==> flow/design.v <==
module RxModule (clk, rst, rx_baud_tick, serial_rx, parallel_rx_out );
input clk, rst;
input rx_baud_tick;
input serial_rx;
output [7:0] parallel_rx_out;
wire rx_baud_tick;
reg [7:0] parallel_rx_nxt;
reg [7:0] parallel_rx;
reg [7:0] parallel_rx_buff_nxt;
reg [7:0] parallel_rx_buff;
reg [1:0] state;
reg [1:0] state_nxt;
reg [2:0] count8;
reg [2:0] count8_nxt;
reg [3:0] count16;
reg [3:0] count16_nxt;
parameter [1:0] oversamp = 2'b00, start8samp = 2'b01, data16samp = 2'b10, stop = 2'b11;
	always @ (negedge clk) begin
		if (!rst) begin
			state <= oversamp;
			count8 <= 3'b0;
			count16 <= 4'b0;
			parallel_rx <=7'b0;
		end 
		else begin
				state <= state_nxt;
				count8 <= count8_nxt;
				count16 <= count16_nxt;
				parallel_rx <= parallel_rx_nxt;  
				parallel_rx_buff <= parallel_rx_buff_nxt;  
		end 
	end 
	always @ * begin
		state_nxt = state;
		count8_nxt = count8;
		count16_nxt = count16;
		parallel_rx_nxt = parallel_rx;
		parallel_rx_buff_nxt = parallel_rx_buff;
	case (state)
		oversamp: begin
			if (rx_baud_tick) begin
			if (serial_rx == 0) begin
				state_nxt = start8samp;
				count8_nxt = 3'b0;
			end 
			end 
		end 
		start8samp: begin
			if (rx_baud_tick) begin
			if (count8 == 7) begin  
				state_nxt = data16samp;
				count8_nxt = 3'b0;
				count16_nxt = 4'b0;
			end 
			else begin
				count8_nxt = count8 + 3'b1;
			end 
			end 
		end 
		data16samp: begin
			if (rx_baud_tick) begin
			if (count16 == 15 ) begin
				count16_nxt = 4'b0;
				parallel_rx_nxt = {serial_rx, parallel_rx[7:1]};
				if (count8 == 7) begin  
					state_nxt = stop;
					count16_nxt = 4'b0;
				end 
				else begin
					count8_nxt = count8 + 3'b1;
				end 
			end 
			else begin
				count16_nxt = count16 + 4'b1;
			end 
			end 
		end 
		stop: begin
			if (rx_baud_tick) begin
			if (count16 == 15) begin
				state_nxt = oversamp;
				parallel_rx_buff_nxt = parallel_rx;
			end 
			else begin
				count16_nxt = count16 + 4'b1;
			end 
			end 
		end 
	endcase
	end 
	assign parallel_rx_out = parallel_rx_buff[7:0];
endmodule
module TxModule (clk, rst, serial_tx, parallel_tx_in, start_tx, buff_tick);
	input clk, rst;
	input buff_tick;
	input [7:0] parallel_tx_in;
	reg [7:0] parallel_tx_buff_nxt;
	reg [7:0] parallel_tx_buff;
	reg [7:0] parallel_tx_nxt;
	reg [7:0] parallel_tx;
	reg [1:0]state;
	reg [1:0]state_nxt;
	parameter [1:0] idle = 2'b00, start = 2'b01, data = 2'b10, stop = 2'b11;
	output reg serial_tx;
	input start_tx;
	reg [2:0]data_count;
	reg [2:0] data_count_nxt;
	mod_m_counter  #( .n(13), .m(5208))tx_baud_gen(clk, rst, , tx_baud_tick);
	always @ (negedge clk) begin
		if (!rst) begin
			state<= idle;
			data_count<=0;
		end 
		else begin
			if (tx_baud_tick) begin
				if (start_tx) begin
					parallel_tx_buff <= parallel_tx_buff_nxt;
				end 
				state <= state_nxt;
				data_count<=data_count_nxt;
				parallel_tx<= parallel_tx_nxt;
			end 
		end 
	end 
	always @ * begin
		state_nxt = state;
		data_count_nxt = data_count;
		parallel_tx_nxt = parallel_tx;
		parallel_tx_buff_nxt = parallel_tx_buff;
	case (state)
		idle: begin
			serial_tx = 1;
			if (start_tx) begin
				state_nxt = start;
				parallel_tx_buff_nxt = parallel_tx_in;
			end 
		end 
		start: begin
			serial_tx =0;
			state_nxt = data;
			parallel_tx_nxt = parallel_tx_buff;
		end 
		data: begin
			serial_tx = parallel_tx[0];
			parallel_tx_nxt = {parallel_tx [0],parallel_tx [7:1]};
			if (data_count == 7) begin
				state_nxt = stop;
			end 
			else begin
				data_count_nxt = data_count+3'b1;
			end 
		end 
		stop: begin
			if (start_tx) begin
				state_nxt = stop;
				serial_tx = 1;
			end 
			else begin
				data_count_nxt = 0;
				serial_tx = 1;
				state_nxt = idle;
			end 
		end 
	endcase
	end 
endmodule
module UARTModule (Tx, Rx, clk, rst, Transmit, OUT);
	input Transmit, Rx, clk, rst;
	output Tx;
	output OUT;
	wire rx_baud_tick;
	wire [7:0] parallel_rx, parallel_tx;
	baud_rate_gen baud_rate_gen1 (clk, rst, 2'b10, rx_baud_tick);  
	RxModule RxModule1(clk, rst, rx_baud_tick, Rx, parallel_rx );  
	TxModule TxModule1(clk, rst, Tx, parallel_tx, ~Transmit, buff_tick);  
	assign parallel_tx = parallel_rx +8'b1;
	assign OUT = (parallel_rx == 8'h20) ? 0 
               :(parallel_rx == 8'h40) ? 0 
               :(parallel_rx == 8'h80) ? 0 
               :(parallel_rx == 8'hff) ? 0 
               :1;
endmodule 
module baud_rate_gen
	(
	input wire clk, rst,
	input wire [1:0] baud_sel,
	output reg rx_baud_tick
	);
	wire b2400_tick, b4800_tick, b9600_tick, b19200_tick;
	reg clk2_2400, clk2_4800, clk2_9600, clk2_19200; 
	mod_m_counter #(.n(11), .m(1302)) baud2400 (clk2_2400, rst, , b2400_tick);
	mod_m_counter #(.n(10), .m(651)) baud4800 (clk2_4800, rst, , b4800_tick);
	mod_m_counter #(.n(9), .m(325)) baud9600 (clk2_9600, rst, , b9600_tick);
	mod_m_counter #(.n(8), .m(163)) bau19200 (clk2_19200, rst, , b19200_tick);
	always @ * begin
		clk2_2400 = 0; clk2_4800 = 0; clk2_9600 = 0; clk2_19200 = 0; 
		case (baud_sel)
			2'b00: clk2_2400  = clk;
			2'b01: clk2_4800  = clk;
			2'b10: clk2_9600  = clk;
			2'b11: clk2_19200 = clk;
		endcase
	end  
	always @ * begin
		case (baud_sel)
			2'b00: rx_baud_tick = b2400_tick;
			2'b01: rx_baud_tick = b4800_tick;
			2'b10: rx_baud_tick = b9600_tick;
			2'b11: rx_baud_tick = b19200_tick;
		endcase
	end  
endmodule
module mod_m_counter 
	#(
	  parameter n = 4,  
				m = 123  
	)
	(
	 input clk, rst,
	 output [n-1:0] count, 
	 output max_tick
	);
	reg [n-1:0] count_reg, count_next;
	always @ (negedge clk) begin
		if (!rst)
			count_reg <=0;
		else	
		count_reg <= count_next;
	end  
	always @ * begin
	if (count_reg == m-1)
	 count_next = 0;
	 else
	 count_next = count_reg + 1;
	end  
	assign count = count_reg;
	assign max_tick = (count_reg == (m-1)) ? 1'b1 : 1'b0;
endmodule
Reports on UARTModule

What the tools print for UARTModule, step after step.
Line numbers count from 1 in the design file above.
The mark n/a stands for no value.

Top module: UARTModule
Clock: clk
Standard-cell library: sky130hd
Timing corner: tt_025C_1v80

Elaborated design

Yosys after proc, flatten, opt, wreduce and memory -nomap, before mapping. Memory bits, and registers merged into a memory's read port (data or address), are not among the register bits. Print and check cells are not counted. Equal cells are merged and count once.

Register bits: 68
Input bits: 4
Output and inout bits: 2
Word-level cells: 121

Add/subtract/negate cells: 6
Eq/ne operators: 30
Muxes and demuxes: 47
Bitwise logic cells: 9
Reduce/logical cells: 18

Operator list:

| cell                                           | count |
| 2-to-1 mux 8 bit                               | 7 |
| 2-to-1 mux 3 bit                               | 9 |
| 2-to-1 mux 2 bit                               | 12 |
| 2-to-1 mux 4 bit                               | 6 |
| != test 2 x 1 -> 1 bit (second input constant) | 9 |
| == test 8 bit (second input constant)          | 2 |
| parallel mux 8 bit (select 2 bit)              | 1 |
| parallel mux 2 bit (select 4 bit)              | 2 |
| adder 13 x 1 -> 13 bit (second input constant) | 1 |
| == test 13 bit (second input constant)         | 1 |
| != test 2 bit (second input constant)          | 6 |
| AND reduction 4 bit                            | 3 |
| parallel mux 4 bit (select 3 bit)              | 1 |
| NOT 1 bit                                      | 9 |
| AND reduction 3 bit                            | 3 |
| OR reduction 3 bit                             | 3 |
| adder 9 x 1 -> 9 bit (second input constant)   | 1 |
| == test 9 bit (second input constant)          | 1 |
| AND reduction 9 bit                            | 1 |
| parallel mux 3 bit (select 3 bit)              | 1 |
| == test 2 bit (second input constant)          | 4 |
| OR reduction 2 bit                             | 4 |
| adder 8 x 1 -> 8 bit (second input constant)   | 1 |
| == test 8 x 6 -> 1 bit (second input constant) | 1 |
| == test 8 x 7 -> 1 bit (second input constant) | 1 |
| AND reduction 7 bit                            | 1 |
| adder 3 x 1 -> 3 bit (second input constant)   | 2 |
| == test 3 bit (second input constant)          | 2 |

Other operator kinds: 8; their cells: 15.

Depth

Longest topological path by Yosys (ltp), each cell counted once; first at word level (registers and memories cut), then after technology mapping (sequential cells cut; the memories' decode and read muxes count).

Depth in word-level cells: 5
ABC_AREA: 0
Mapped depth: 7
Gate-level depth less buffers: 7

Netlist

The flow's flattened synthesis, as Yosys stat reports it; memories are mapped. The netlist is that of the ABC_AREA named above (0 if unset); the other value can give another one.
The area totals of this step are shown rounded.

Cell types:

| type                      | count | area in all (µm²) |
| sky130_fd_sc_hd__dfxtp_1  | 48    | 960.922 |
| sky130_fd_sc_hd__edfxtp_1 | 24    | 720.691 |
| sky130_fd_sc_hd__ha_1     | 10    | 125.12 |
| sky130_fd_sc_hd__nor2_1   | 31    | 116.362 |
| sky130_fd_sc_hd__xnor2_1  | 13    | 113.859 |
| sky130_fd_sc_hd__xor2_1   | 12    | 105.101 |
| sky130_fd_sc_hd__nand3_1  | 19    | 95.091 |
| sky130_fd_sc_hd__mux2_2   | 8     | 90.086 |
| sky130_fd_sc_hd__mux2i_1  | 9     | 90.086 |
| sky130_fd_sc_hd__nand2_1  | 24    | 90.086 |
| sky130_fd_sc_hd__nor2b_1  | 12    | 75.072 |
| sky130_fd_sc_hd__a21boi_0 | 8     | 60.058 |
| sky130_fd_sc_hd__and3_1   | 9     | 56.304 |
| sky130_fd_sc_hd__o21ai_0  | 7     | 35.034 |
| sky130_fd_sc_hd__a21boi_1 | 4     | 30.029 |
| sky130_fd_sc_hd__nor3_1   | 6     | 30.029 |
| sky130_fd_sc_hd__inv_1    | 7     | 26.275 |
| sky130_fd_sc_hd__nor4b_4  | 1     | 23.773 |

Other cell types: 25; their cells: 44.

Cell count: 296
Synthesis area: 3180 µm²
Mapped flip-flops: 72
Buffer cells: 6

By module: a second synthesis without flattening, with its own total; a netlist apart from the flattened one above.

Cell total of the unflattened synthesis: 463
Area total of the unflattened synthesis: 4750 µm²

Each row is one instance without its submodules.

Modules:

| module        | times used | cells | area (µm²) |
| RxModule      | 1          | 105   | 1150 |
| TxModule      | 1          | 69    | 961 |
| mod_m_counter | 1          | 65    | 617 |
| mod_m_counter | 1          | 57    | 532 |
| mod_m_counter | 1          | 51    | 465 |
| mod_m_counter | 1          | 46    | 417 |
| mod_m_counter | 1          | 39    | 377 |
| UARTModule    | 1          | 26    | 179 |
| baud_rate_gen | 1          | 5     | 57.6 |

Add stored flow runs of UARTModule

Measured results for UARTModule: 2 stored runs of the Yosys and OpenROAD flow on sky130hd. The settings differ; the order carries no meaning. The constraints put input and output delay at 20% of the set period each and load the outputs with 0.01 pF.
By "total power after layout" is meant OpenSTA's value without simulated activity: inputs other than the clock are taken to toggle once in ten clock periods, and the tool carries that through the logic.
The results are shown rounded.

## Entry A

==> flow/run.sh <==
#!/bin/bash
# the make line also repeats the synthesis and layout settings of config.mk as NAME=value (left out here)
make -C /OpenROAD-flow-scripts/flow DESIGN_CONFIG=/design/flow/config.mk WORK_HOME=/design/flow/orfs CLKGATE_MAP_FILE= finish
==> flow/config.mk <==
export PLATFORM = sky130hd
export DESIGN_NAME = UARTModule
export DESIGN_NICKNAME = UARTModule
export VERILOG_FILES = /design/flow/design.v
export SDC_FILE = /design/flow/constraint.sdc
export NUM_CORES = 4
export LEC_CHECK = 0
export CAP_MARGIN = 20
export CORE_MARGIN = 2
export CORE_UTILIZATION = 54
export SLEW_MARGIN = 20
==> flow/constraint.sdc <==
create_clock -name core_clock -period 6.28 [get_ports {clk}]
set_input_delay 1.2560 -clock core_clock [delete_from_list [all_inputs] [get_ports {clk}]]
set_output_delay 1.2560 -clock core_clock [all_outputs]
set_load 0.01 [all_outputs]

| result of entry A | value |
|---|---|
| standard-cell area after routing | 3900 µm² |
| worst hold slack after layout | 436 ps |
| setup total negative slack | -24 ps |
| utilization of the finished layout | 69.6 % |
| post-synthesis cell area | 3180 µm² |
| total power after layout | 1.02 mW |
| full die area | 6510 µm² |
| worst setup slack after layout | -24 ps |

## Entry B

==> flow/run.sh <==
#!/bin/bash
# the make line also repeats the synthesis and layout settings of config.mk as NAME=value (left out here)
make -C /OpenROAD-flow-scripts/flow DESIGN_CONFIG=/design/flow/config.mk WORK_HOME=/design/flow/orfs CLKGATE_MAP_FILE= finish
==> flow/config.mk <==
export PLATFORM = sky130hd
export DESIGN_NAME = UARTModule
export DESIGN_NICKNAME = UARTModule
export VERILOG_FILES = /design/flow/design.v
export SDC_FILE = /design/flow/constraint.sdc
export NUM_CORES = 4
export LEC_CHECK = 0
export ABC_AREA = 0
export CAP_MARGIN = 20
export CORE_MARGIN = 10
export CORE_UTILIZATION = 63
export CTS_CLUSTER_DIAMETER = 61
export CTS_CLUSTER_SIZE = 25
export GPL_TIMING_DRIVEN = 0
export MAX_ROUTING_LAYER = met5
export MIN_ROUTING_LAYER = met1
export PLACE_DENSITY = 0.78
export SLEW_MARGIN = 20
==> flow/constraint.sdc <==
create_clock -name core_clock -period 5.85 [get_ports {clk}]
set_input_delay 1.1700 -clock core_clock [delete_from_list [all_inputs] [get_ports {clk}]]
set_output_delay 1.1700 -clock core_clock [all_outputs]
set_load 0.01 [all_outputs]

| result of entry B | value |
|---|---|
| full die area | 8290 µm² |
| worst hold slack after layout | 419 ps |
| utilization of the finished layout | 80.4 % |
| worst setup slack after layout | -160 ps |
| standard-cell area after routing | 3870 µm² |
| setup total negative slack | -160 ps |
| total power after layout | 1.19 mW |
| post-synthesis cell area | 3180 µm² |
